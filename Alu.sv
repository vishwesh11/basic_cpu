==> flow/design.v <==
`timescale 1ns / 1ps
module Alu(
    input [7:0] accum, data,
    input [2:0] opcode,
    input clk,
    output logic [7:0] out,
    output  zero 
    );
enum { HLT, SKZ, ADD, AND, XOR, LDA, STO, JMP} op;
  always_ff @ (negedge clk) begin 
    case(opcode) 
        HLT : out = accum;
        SKZ : out = accum;
        ADD : out = data + accum;
        AND : out = data & accum;
        XOR : out = data ^ accum;
        LDA : out = data;
        STO : out = accum;
        JMP : out = accum;
        default : out = accum;
      endcase 
  end
  assign zero = (accum == 8'h0) ? 1 : 0 ;
endmodule
Tool chain data of Alu
The steps from the RTL of Alu to its reports follow in flow order.
Lines are those of the file above, counted from 1.
Operators carry their Yosys type and port widths (W data, S select, Z words).
Library cell names are shortened.
{ "inputs": {"top_module": "Alu", "clock_port": "clk", "cell_library": "sky130hd", "pvt_corner": "tt_025C_1v80"} }

After elaboration
Yosys after proc, flatten, opt, wreduce and memory -nomap, before mapping. Enables and synchronous resets that opt folds into registers are not counted as muxes. Memory bits, and registers merged into a memory's read port (data or address), are not among the register bits. Print and check cells are not counted. Equal cells are merged and count once.
{ "bits": {"mem_bits_rw": 0, "memories": 0, "reg_bits": 8, "clocked_rd_ports_x_width": 0, "romBits": 0, "latch_bits": 0, "inputBits": 20} }
{ "classes": {"n_shift": 0, "n_cmp": 0, "n_mux": 2, "multipliers": 0, "n_div": 0, "addsub": 1, "logic": 2, "equal": 7, "reduce_and_logical": 3} }
{ "ops": {"columns": ["op", "n"], "rows": [
  ["$pmux W8 S5", 1],
  ["$eq A3 B3 Y1 const B", 4],
  ["$add A8 B8 Y8", 1],
  ["$and A8 B8 Y8", 1],
  ["$xor A8 B8 Y8", 1],
  ["$logic_not A8 Y1", 1],
  ["$eq A3 B2 Y1 const B", 2],
  ["$reduce_or A4 Y1", 1],
  ["$eq A3 B1 Y1 const B", 1],
  ["$logic_not A3 Y1", 1],
  ["$mux W1", 1]
]} }

Depth
Longest topological path by Yosys (ltp), each cell counted once; first at word level (registers and memories cut), then after technology mapping (sequential cells cut; the memories' decode and read muxes count).
{ "logic_depth": {"word_depth": 3, "ABC_AREA": 0, "mapped_depth": 7, "mapped_depth_nobuf": 7} }

Mapped cells and area
Source: synth_stat.txt of the flow (Yosys; design flattened, memories mapped). It holds for the ABC_AREA given above (unset counts as 0); a run with the other value may have another netlist.
{ "by_type": {"columns": ["type", "n"], "rows": [
  ["dfxtp_1", 8],
  ["ha_1", 8],
  ["mux2i_1", 8],
  ["o21ai_0", 14],
  ["a21oi_1", 9],
  ["nand2_1", 10],
  ["a211oi_1", 4],
  ["nor2_1", 7],
  ["buf_2", 4],
  ["fa_1", 1],
  ["nor2b_1", 3],
  ["o221ai_1", 2],
  ["xnor2_1", 2],
  ["xor2_1", 2],
  ["or4_1", 2],
  ["a31oi_1", 2],
  ["nand2b_1", 2],
  ["a2111o_1", 1]
]} }
Not listed: further types 18, cells in them 23.
{ "synth_totals": {"synth_area_mm2": 0.0008658, "mapped_cells": 112, "flip_flops": 8, "buf_cells": 7} }

Ticket comment

2 stored runs of Alu in the flow (synthesis by Yosys, layout by OpenROAD, sky130hd cells), in arbitrary order. Constraints: input delay and output delay 20% of the set period each, output load 0.01 pF.
"total power of the final layout": no workload was simulated; the value follows from the tool's default switching activity.

==> record 1: settings <==
{ "period_ns": 6.09, "SETUP_SLACK_MARGIN": -0.31, "CAP_MARGIN": 20, "CORE_MARGIN": 2, "CORE_UTILIZATION": 40, "SLEW_MARGIN": 20 }
==> record 1: results <==
worst-case hold slack: 3610 ps
synthesis area: 0.0008658 sq mm
full die area: 0.0025528 sq mm
standard-cell area after layout: 0.0013375 sq mm
summed negative setup slack: 0 ps
worst setup slack after layout: 79 ps
total power of the final layout: 0.0002249 W
final utilization: 66.8 %

==> record 2: settings <==
{ "period_ns": 7.19, "CORE_UTILIZATION": 72, "SETUP_SLACK_MARGIN": -0.12, "HOLD_SLACK_MARGIN": 0.28, "CELL_PAD_IN_SITES_GLOBAL_PLACEMENT": 1, "TNS_END_PERCENT": 80, "ABC_AREA": 0, "CTS_CLUSTER_DIAMETER": 343, "CAP_MARGIN": 15, "SLEW_MARGIN": 30, "CORE_MARGIN": 2 }
==> record 2: results <==
incomplete, placement halted on GPL-0301
