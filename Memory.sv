==> flow/design.v <==
`timescale 1ns / 1ps
module Memory(
    input logic clk, rst,
    input logic mem_rd, mem_wr,
    input logic [7:0] mem_din,
    input logic [4:0] mem_add,
    output logic [7:0] mem_dout
    );
logic [8:0] memory [31:0];
always_ff @(posedge clk or negedge rst) begin 
    if(~rst) begin
        read <= 0; write <= 0;
    end 
    else begin
         if(mem_wr && !mem_rd) memory[mem_add] <= mem_din;
         else if(mem_rd && !mem_wr ) mem_dout <= memory[mem_add];
    end
end
endmodule
## Reports on Memory

Tool output for the design above, in the order of the flow.
Line numbers count from 1 in the design file above.
Operators: Yosys type, input widths -> output width; for muxes data width and select width s.
Library cell names are shortened.
A cell with n/a has no value.

| set-up | value |
|---|---|
| design top | Memory |
| clock input | clk |
| standard-cell library | sky130hd |
| library corner | tt_025C_1v80 |

## Elaborated design

Yosys after proc, flatten, opt, wreduce and memory -nomap, before mapping. Print and check cells are not counted. Equal cells are merged and count once.

| cells by class | value |
|---|---|
| bitwise gates (word level) | 1 |
| muxes and demuxes | 1 |
| $mul | 0 |
| div/mod/pow operators | 0 |
| equal/unequal tests | 31 |
| reductions and logical operators | 38 |
| shift operators | 0 |
| magnitude comparators | 0 |
| add/subtract/negate cells | 0 |

Operators with widths:

| cell | count |
|---|---|
| $pmux 8 s32 | 1 |
| $reduce_and 3->1 | 33 |
| $eq 5x5->1 const B | 16 |
| $eq 5x4->1 const B | 8 |
| $eq 5x3->1 const B | 4 |
| $eq 5x2->1 const B | 2 |
| $eq 5x1->1 const B | 1 |
| $logic_not 5->1 | 1 |
| $logic_and 1x1->1 | 2 |
| $logic_not 1->1 | 2 |
| $not 1->1 | 1 |

| bit counts | value |
|---|---|
| cells after elaboration | 104 |
| latch bits | 0 |
| input port bits | 17 |
| flip-flop bits (word level) | 264 |
| memories kept | 0 |
| RAM bits | 0 |
| memory bits (read-only) | 0 |
| word width x clocked read ports | 0 |

## Longest topological paths

Longest topological path by Yosys (ltp), each cell counted once; first at word level (registers and memories cut), then after technology mapping (sequential cells cut; the memories' decode and read muxes count).

| logic depth | value |
|---|---|
| depth in word-level cells | 4 |
| ABC_AREA | 0 |
| mapped depth | 10 |

## Netlist

Yosys stat after the flow's synthesis: flattened, memories mapped to cells. It holds for the ABC_AREA given above (unset counts as 0); a run with the other value may have another netlist.
Totals and module areas in this step are rounded.

| mapped netlist | value |
|---|---|
| mapped flip-flops | 264 |
| sequential area | 7928 um2 |
| cell area after synthesis | 10260 um2 |
| cell count | 634 |

Cell types:

| cell type | count |
|---|---|
| edfxtp_1 | 264 |
| a22oi_1 | 70 |
| nor2_1 | 55 |
| mux2i_1 | 13 |
| nor3_1 | 24 |
| a22o_1 | 11 |
| a21oi_1 | 17 |
| nand2_1 | 21 |
| nand4_1 | 12 |
| o22ai_1 | 12 |
| a32oi_1 | 7 |
| nand3_1 | 11 |
| buf_2 | 10 |
| o32a_1 | 5 |
| nand2b_1 | 7 |
| nor2b_1 | 7 |
| clkbuf_1 | 11 |
| a221o_1 | 4 |

Other cell types: 31; their cells: 73.

## Timing after synthesis

OpenSTA on the mapped netlist: ideal clock, no wires. The path of least setup slack (recovery checks aside). Input and output delay are each 20% of the period. Register names are those of the netlist, which keeps one name where synthesis merged equal registers.

| path after synthesis | value |
|---|---|
| path type | input -> register |
| from | input mem_add[2] |
| to | register memory[2][0] |
| delay of the path | 2.070 ns |
| driving pins on the path | 5 |
| clock period | 4.07 ns |
| arrival | 2.489 ns |
| launch time at the first pin | 0.814 ns |
| buffers on the path | 4 |
| setup time | 0.395 ns |
| slack | 1.186 ns |
| period reached after synthesis | 2.884 ns |

"delay of the path" is the arrival time less input delay plus setup time.
"driving pins on the path" counts driving pins, that of a launching flip-flop among them; a cell with two outputs on the path counts twice.
"period reached after synthesis" = period - worst setup slack (recovery checks aside). The figure is calculated, with input and output delays left at 20% of the set period.
Between the ends stands the longest chain of elaborated cells between them, by number of cells; it is not shown to be the way that was timed. Of several equally long chains one is given.
Each line given opens the expression or statement behind the cell; cells for indexed reads and writes are added by Yosys, which also makes memories of some case tables.

| between the ends, after synthesis | value |
|---|---|
| cell sequence | buf_2 buf_2 clkbuf_1 clkbuf_1 nor4_1 |
| cells in the longest elaborated chain | 2 |
| elaborated cells on any way between the ends | 2 |
| those cells by class | 1 x eq/ne; 1 x reduce/logical |

Ends and longest elaborated chain, after synthesis:

| what | line | source |
|---|---|---|
| from (decl) | 6 | `input logic [4:0] mem_add,` |
| $eq 5x2->1 | 15 | `if(mem_wr && !mem_rd) memory[mem_add] <= mem_din;` |
| $reduce_and 3->1 | n/a |  |
| to (assign) | 15 |  |

## Timing after layout

Path of least setup slack in the final report of flow run A (OpenROAD, finished layout, wires in). Where an end is a register, its clock arrival counts in the times.

| path post-layout | value |
|---|---|
| path type | input -> register |
| from | input mem_add[3] |
| to | register mem_dout[0] |
| slack | 0.48 ns |
| setup time | 0.13 ns |
| arrival | 3.43 ns |
| launch time at the first pin | 0.70 ns |
| clock period | 3.5 ns |
| buffers on the path | 2 |
| driving pins on the path | 8 |

Between the ends stands the longest chain of elaborated cells between them, by number of cells; it is not shown to be the way that was timed. Of several equally long chains one is given.

| between the ends, post-layout | value |
|---|---|
| cell sequence | clkdlybuf4s50_1 buf_12 nor3b_1 nand2_1 o32ai_1 a221o_1 or3_1 o32a_1 |
| cells in the longest elaborated chain | 2 |
| elaborated cells on any way between the ends | 33 |
| those cells by class | 31 x eq/ne; 1 x mux; 1 x reduce/logical |

Ends and longest elaborated chain, post-layout:

| what | line | source |
|---|---|---|
| from (decl) | 6 | `input logic [4:0] mem_add,` |
| $eq 5x5->1 | 16 | `else if(mem_rd && !mem_wr ) mem_dout <= memory[mem_add];` |
| $pmux 8 s32 | 16 |  |
| to (assign) | 16 |  |
| to (decl) | 7 | `output logic [7:0] mem_dout` |

2 stored runs of Memory in the flow (synthesis by Yosys, layout by OpenROAD, sky130hd cells), in arbitrary order. Constraints: input delay and output delay 20% of the set period each, output load 0.01 pF.
"critical setup path time" = time allowed to the worst setup path (clock period - input delay - output delay, where it has them) - its slack; a late launch clock adds to it, a late capture clock takes from it.
By "total power after layout" is meant OpenSTA's value without simulated activity: inputs other than the clock are taken to toggle once in ten clock periods, and the tool carries that through the logic.
Values from the reports are rounded here.
Settings: . = not set for that run.

| stored run | period_ns | CAP_MARGIN | CORE_MARGIN | CORE_UTILIZATION | SLEW_MARGIN | SETUP_SLACK_MARGIN | PLACE_DENSITY | HOLD_SLACK_MARGIN | CORE_ASPECT_RATIO | CELL_PAD_IN_SITES_GLOBAL_PLACEMENT | CELL_PAD_IN_SITES_DETAIL_PLACEMENT | TNS_END_PERCENT | CTS_CLUSTER_DIAMETER | total power after layout (uW) | final utilization (%) | worst setup slack after layout (ns) | critical setup path time (ns) | critical path type | die outline area (um2) | post-route worst hold slack (ns) | netlist area reported by Yosys (um2) | sum of negative setup slack (ns) |
|---|---|---|---|---|---|---|---|---|---|---|---|---|---|---|---|---|---|---|---|---|---|---|
| flow run A | 3.5 | 20 | 2 | 40 | 20 | . | . | . | . | . | . | . | . | 6515 | 48.6 | 0.481 | 2.32 | input -> register | 26950 | 0.559 | 10260 | 0.000 |
| flow run B | 1.56 | 20 | 2 | 41 | 35 | -0.06 | 0.82 | 0.24 | 1.49 | 1 | 1 | 30 | 270 | 15160 | 55.8 | -0.579 | 2.14 | register -> register | 26340 | 0.516 | 10260 | -6.382 |
