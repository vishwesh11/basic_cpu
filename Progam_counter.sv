==> flow/design.v <==
`timescale 1ns / 1ps
module Progam_counter(
    input clk, rst,
    input load_pc, inc_pc,
    input [4:0] pc_addin,
    output logic [4:0] pc_addout
    );
logic [7:0] pc_reg;
always_ff @(posedge clk or negedge rst) begin 
    if(!rst) begin 
            pc_addout <= 5'h0;
    end
    else begin 
        if(load_pc) pc_reg <= pc_addin;
        else if(inc_pc)  pc_reg <= pc_reg + 1;
        else pc_addout <= pc_reg;
    end
end
endmodule
* From RTL to reports: Progam_counter
What the tools print for Progam_counter, step after step.
Lines are those of the file above, counted from 1.
Cell names lack the library's common part.
A cell with -- has no value.
- Top module :: Progam_counter
- Clock input :: clk
- Standard-cell library :: sky130hd
- Library corner :: tt_025C_1v80

* Elaborated design
Yosys after proc, flatten, opt, wreduce and memory -nomap, before mapping. Memory bits, and registers merged into a memory's read port (data or address), are not among the register bits. Print and check cells are not counted. Equal cells are merged and count once.
- Add/subtract/negate cells :: 1
- Multiplexer cells :: 2
- Bitwise operators :: 2
- Reduce/logical cells :: 3
** Operator list (count)
- adder 8 x 1 -> 8 bit with constant B :: 1
- 2-to-1 mux 8 bit :: 1
- 2-to-1 mux 5 bit :: 1
- AND reduction 2 bit :: 2
- inverter 1 bit :: 2
- nonzero test 2 bit :: 1
- Flip-flop bits (word level) :: 13
- Input bits :: 9
- Output and inout port bits :: 5
- Elaborated cells :: 11

* Depth
Depth = most cells in a row (Yosys ltp): at word level without a register or memory, in the mapped netlist without a sequential cell, where the memories' decode and read muxes count.
- Depth after elaboration :: 3
- ABC_AREA :: 0
- Mapped depth :: 4
- Depth with buffers taken out :: 4

* After synthesis
Source: synth_stat.txt of the flow (Yosys; design flattened, memories mapped). It holds for the ABC_AREA given above (unset counts as 0); a run with the other value may have another netlist.
- Mapped cells :: 33
- Mapped area :: 485.5 µm²
- Area of sequential cells :: 275.3 µm²
- Flip-flop cells :: 10
- Buffer cells :: 1
** Cell types
- edfxtp_1 :: count 5, total area 150.144 µm²
- dfrtp_1 :: count 5, total area 125.12 µm²
- mux2_4 :: count 5, total area 75.072 µm²
- nor2_8 :: count 1, total area 20.019 µm²
- o21ai_0 :: count 4, total area 20.019 µm²
- xor2_1 :: count 2, total area 17.517 µm²
- nand2_1 :: count 4, total area 15.014 µm²
- ha_1 :: count 1, total area 12.512 µm²
- buf_6 :: count 1, total area 11.261 µm²
- mux2_2 :: count 1, total area 11.261 µm²
- nand3_1 :: count 2, total area 10.01 µm²
- and2b_2 :: count 1, total area 8.758 µm²
- xnor2_1 :: count 1, total area 8.758 µm²

* Worst setup path after synthesis
Path of least setup slack by OpenSTA after synthesis, without wires, with an ideal clock, recovery checks aside; 20% of the period is set as input and as output delay. Where synthesis merged equal registers, the netlist keeps one of their names.
- Kind :: register to register
- Start :: register pc_reg[0]
- End :: register pc_reg[1]
- Period :: 1730 ps
- Library setup time :: 260 ps
- Time at the first pin :: 0 ps
- Data arrival time :: 933 ps
- Data required time :: 1470 ps
- Path slack :: 537 ps
- Path delay :: 1193 ps
- Stages :: 3
- Buffers on the path :: 0
- Synthesis period reached :: 1193 ps
"path delay" = arrival - input delay + setup time.
"stages": output pins that drive a net of the path, with the launching flip-flop's if there is one; two outputs of one cell count as two.
"synthesis period reached" = period - worst setup slack (recovery checks aside). The figure is calculated, with input and output delays left at 20% of the set period.
The rows between start and end are the longest chain of elaborated cells between them; the timing report does not say that the signal goes this way. Where chains are equally long, one stands for them.
A line is the first line of the expression or statement that the cell stems from. Yosys adds cells for indexed reads and writes and turns some case tables into memories.
- Cells stage by stage :: edfxtp_1 > ha_1 > mux2_2
- Cells in the longest elaborated chain :: 3
- Elaborated cells between the ends (all ways) :: 3
- Source lines of those cells :: 2
- Those cells by class :: 1 x add/sub; 2 x mux
** RTL lines, path post-synthesis
- from (decl) :: line 8 : logic [7:0] pc_reg;
- from (assign) :: line 14 : if(load_pc) pc_reg <= pc_addin;
- from (assign) :: line 15 : else if(inc_pc)  pc_reg <= pc_reg + 1;
- adder 8 x 1 -> 8 bit :: line 15
- 2-to-1 mux 8 bit :: line 15
- 2-to-1 mux 5 bit :: line 14
- to (assign) :: line 14
- to (assign) :: line 15
- to (decl) :: line 8

* Timing after layout
From the final timing report of job 1: the path of least setup slack in the routed layout; clock arrival at registers is part of the times.
The path's times are printed in steps of 10 ps; the period is the one set.
- Kind :: register to register
- Start :: register pc_reg[1]
- End :: register pc_reg[1]
- Period :: 1090 ps
- Library setup time :: 240 ps
- Time at the first pin :: 260 ps
- Data arrival time :: 1180 ps
- Data required time :: 1110 ps
- Path slack :: -80 ps
- Stages :: 3
- Buffers on the path :: 0
The rows between start and end are the longest chain of elaborated cells between them; the timing report does not say that the signal goes this way. Where chains are equally long, one stands for them.
- Cells stage by stage :: edfxtp_1 > ha_2 > mux2_2
- Cells in the longest elaborated chain :: 3
- Elaborated cells between the ends (all ways) :: 3
- Source lines of those cells :: 2
- Those cells by class :: 1 x add/sub; 2 x mux
** RTL lines, path post-layout
- from (decl) :: line 8 : logic [7:0] pc_reg;
- from (assign) :: line 14 : if(load_pc) pc_reg <= pc_addin;
- from (assign) :: line 15 : else if(inc_pc)  pc_reg <= pc_reg + 1;
- adder 8 x 1 -> 8 bit :: line 15
- 2-to-1 mux 8 bit :: line 15
- 2-to-1 mux 5 bit :: line 14
- to (assign) :: line 14
- to (assign) :: line 15
- to (decl) :: line 8

Memo
Re: implementation data of Progam_counter

Record of 2 stored runs of the RTL-to-layout flow on Progam_counter, platform sky130hd. The runs are unordered. Constraints: input delay and output delay 20% of the set period each, output load 0.01 pF.
By "period achieved" is meant the clock period of the run minus its worst setup slack. This is arithmetic on one report: input and output delays are still those of the set period (20% each).
By "critical setup path time" is meant the share of the clock period that the worst setup path is allowed (20% is reserved at inputs, 20% at outputs), minus its slack. Clock arrival times at its registers enter into it.
"total power of the final layout" is the tool's figure for a default switching activity; nothing was simulated.
"critical setup path time" is given in steps of 10 ps.

* Job 1
** Files
==> flow/run.sh <==
#!/bin/bash
# the make line also repeats the synthesis and layout settings of config.mk as NAME=value (left out here)
make -C /OpenROAD-flow-scripts/flow DESIGN_CONFIG=/design/flow/config.mk WORK_HOME=/design/flow/orfs CLKGATE_MAP_FILE= finish
==> flow/config.mk <==
export PLATFORM = sky130hd
export DESIGN_NAME = Progam_counter
export DESIGN_NICKNAME = Progam_counter
export VERILOG_FILES = /design/flow/design.v
export SDC_FILE = /design/flow/constraint.sdc
export NUM_CORES = 4
export LEC_CHECK = 0
export CAP_MARGIN = 20
export CELL_PAD_IN_SITES_DETAIL_PLACEMENT = 1
export CORE_MARGIN = 2
export CORE_UTILIZATION = 24
export CTS_CLUSTER_DIAMETER = 44
export CTS_CLUSTER_SIZE = 28
export MAX_ROUTING_LAYER = met4
export MIN_ROUTING_LAYER = met2
export PLACE_DENSITY_LB_ADDON = 0.23
export SETUP_SLACK_MARGIN = 0.17
export SLEW_MARGIN = 20
==> flow/constraint.sdc <==
create_clock -name core_clock -period 1.09 [get_ports {clk}]
set_input_delay 0.2180 -clock core_clock [delete_from_list [all_inputs] [get_ports {clk}]]
set_output_delay 0.2180 -clock core_clock [all_outputs]
set_load 0.01 [all_outputs]
** Results
- Period achieved :: 1167 ps
- Utilization in the final report :: 39.6 %
- Lowest setup slack :: -77 ps
- Cell area after synthesis :: 485.5 µm²
- Critical setup path time :: 1170 ps
- Worst path kind :: register to register
- Full die area :: 2398.6 µm²
- Total power of the final layout :: 1.024 mW

* Job 2
** Files
==> flow/run.sh <==
#!/bin/bash
# the make line also repeats the synthesis and layout settings of config.mk as NAME=value (left out here)
make -C /OpenROAD-flow-scripts/flow DESIGN_CONFIG=/design/flow/config.mk WORK_HOME=/design/flow/orfs CLKGATE_MAP_FILE= finish
==> flow/config.mk <==
export PLATFORM = sky130hd
export DESIGN_NAME = Progam_counter
export DESIGN_NICKNAME = Progam_counter
export VERILOG_FILES = /design/flow/design.v
export SDC_FILE = /design/flow/constraint.sdc
export NUM_CORES = 4
export LEC_CHECK = 0
export ABC_AREA = 1
export CAP_MARGIN = 20
export CELL_PAD_IN_SITES_GLOBAL_PLACEMENT = 1
export CORE_MARGIN = 7
export CORE_UTILIZATION = 43
export PLACE_DENSITY_LB_ADDON = 0.25
export SETUP_SLACK_MARGIN = -0.04
export SLEW_MARGIN = 20
==> flow/constraint.sdc <==
create_clock -name core_clock -period 0.933 [get_ports {clk}]
set_input_delay 0.1866 -clock core_clock [delete_from_list [all_inputs] [get_ports {clk}]]
set_output_delay 0.1866 -clock core_clock [all_outputs]
set_load 0.01 [all_outputs]
** Results
- Period achieved :: 1108 ps
- Utilization in the final report :: 76.3 %
- Lowest setup slack :: -175 ps
- Cell area after synthesis :: 480.5 µm²
- Critical setup path time :: 1110 ps
- Worst path kind :: register to register
- Full die area :: 2249.1 µm²
- Total power of the final layout :: 1.121 mW
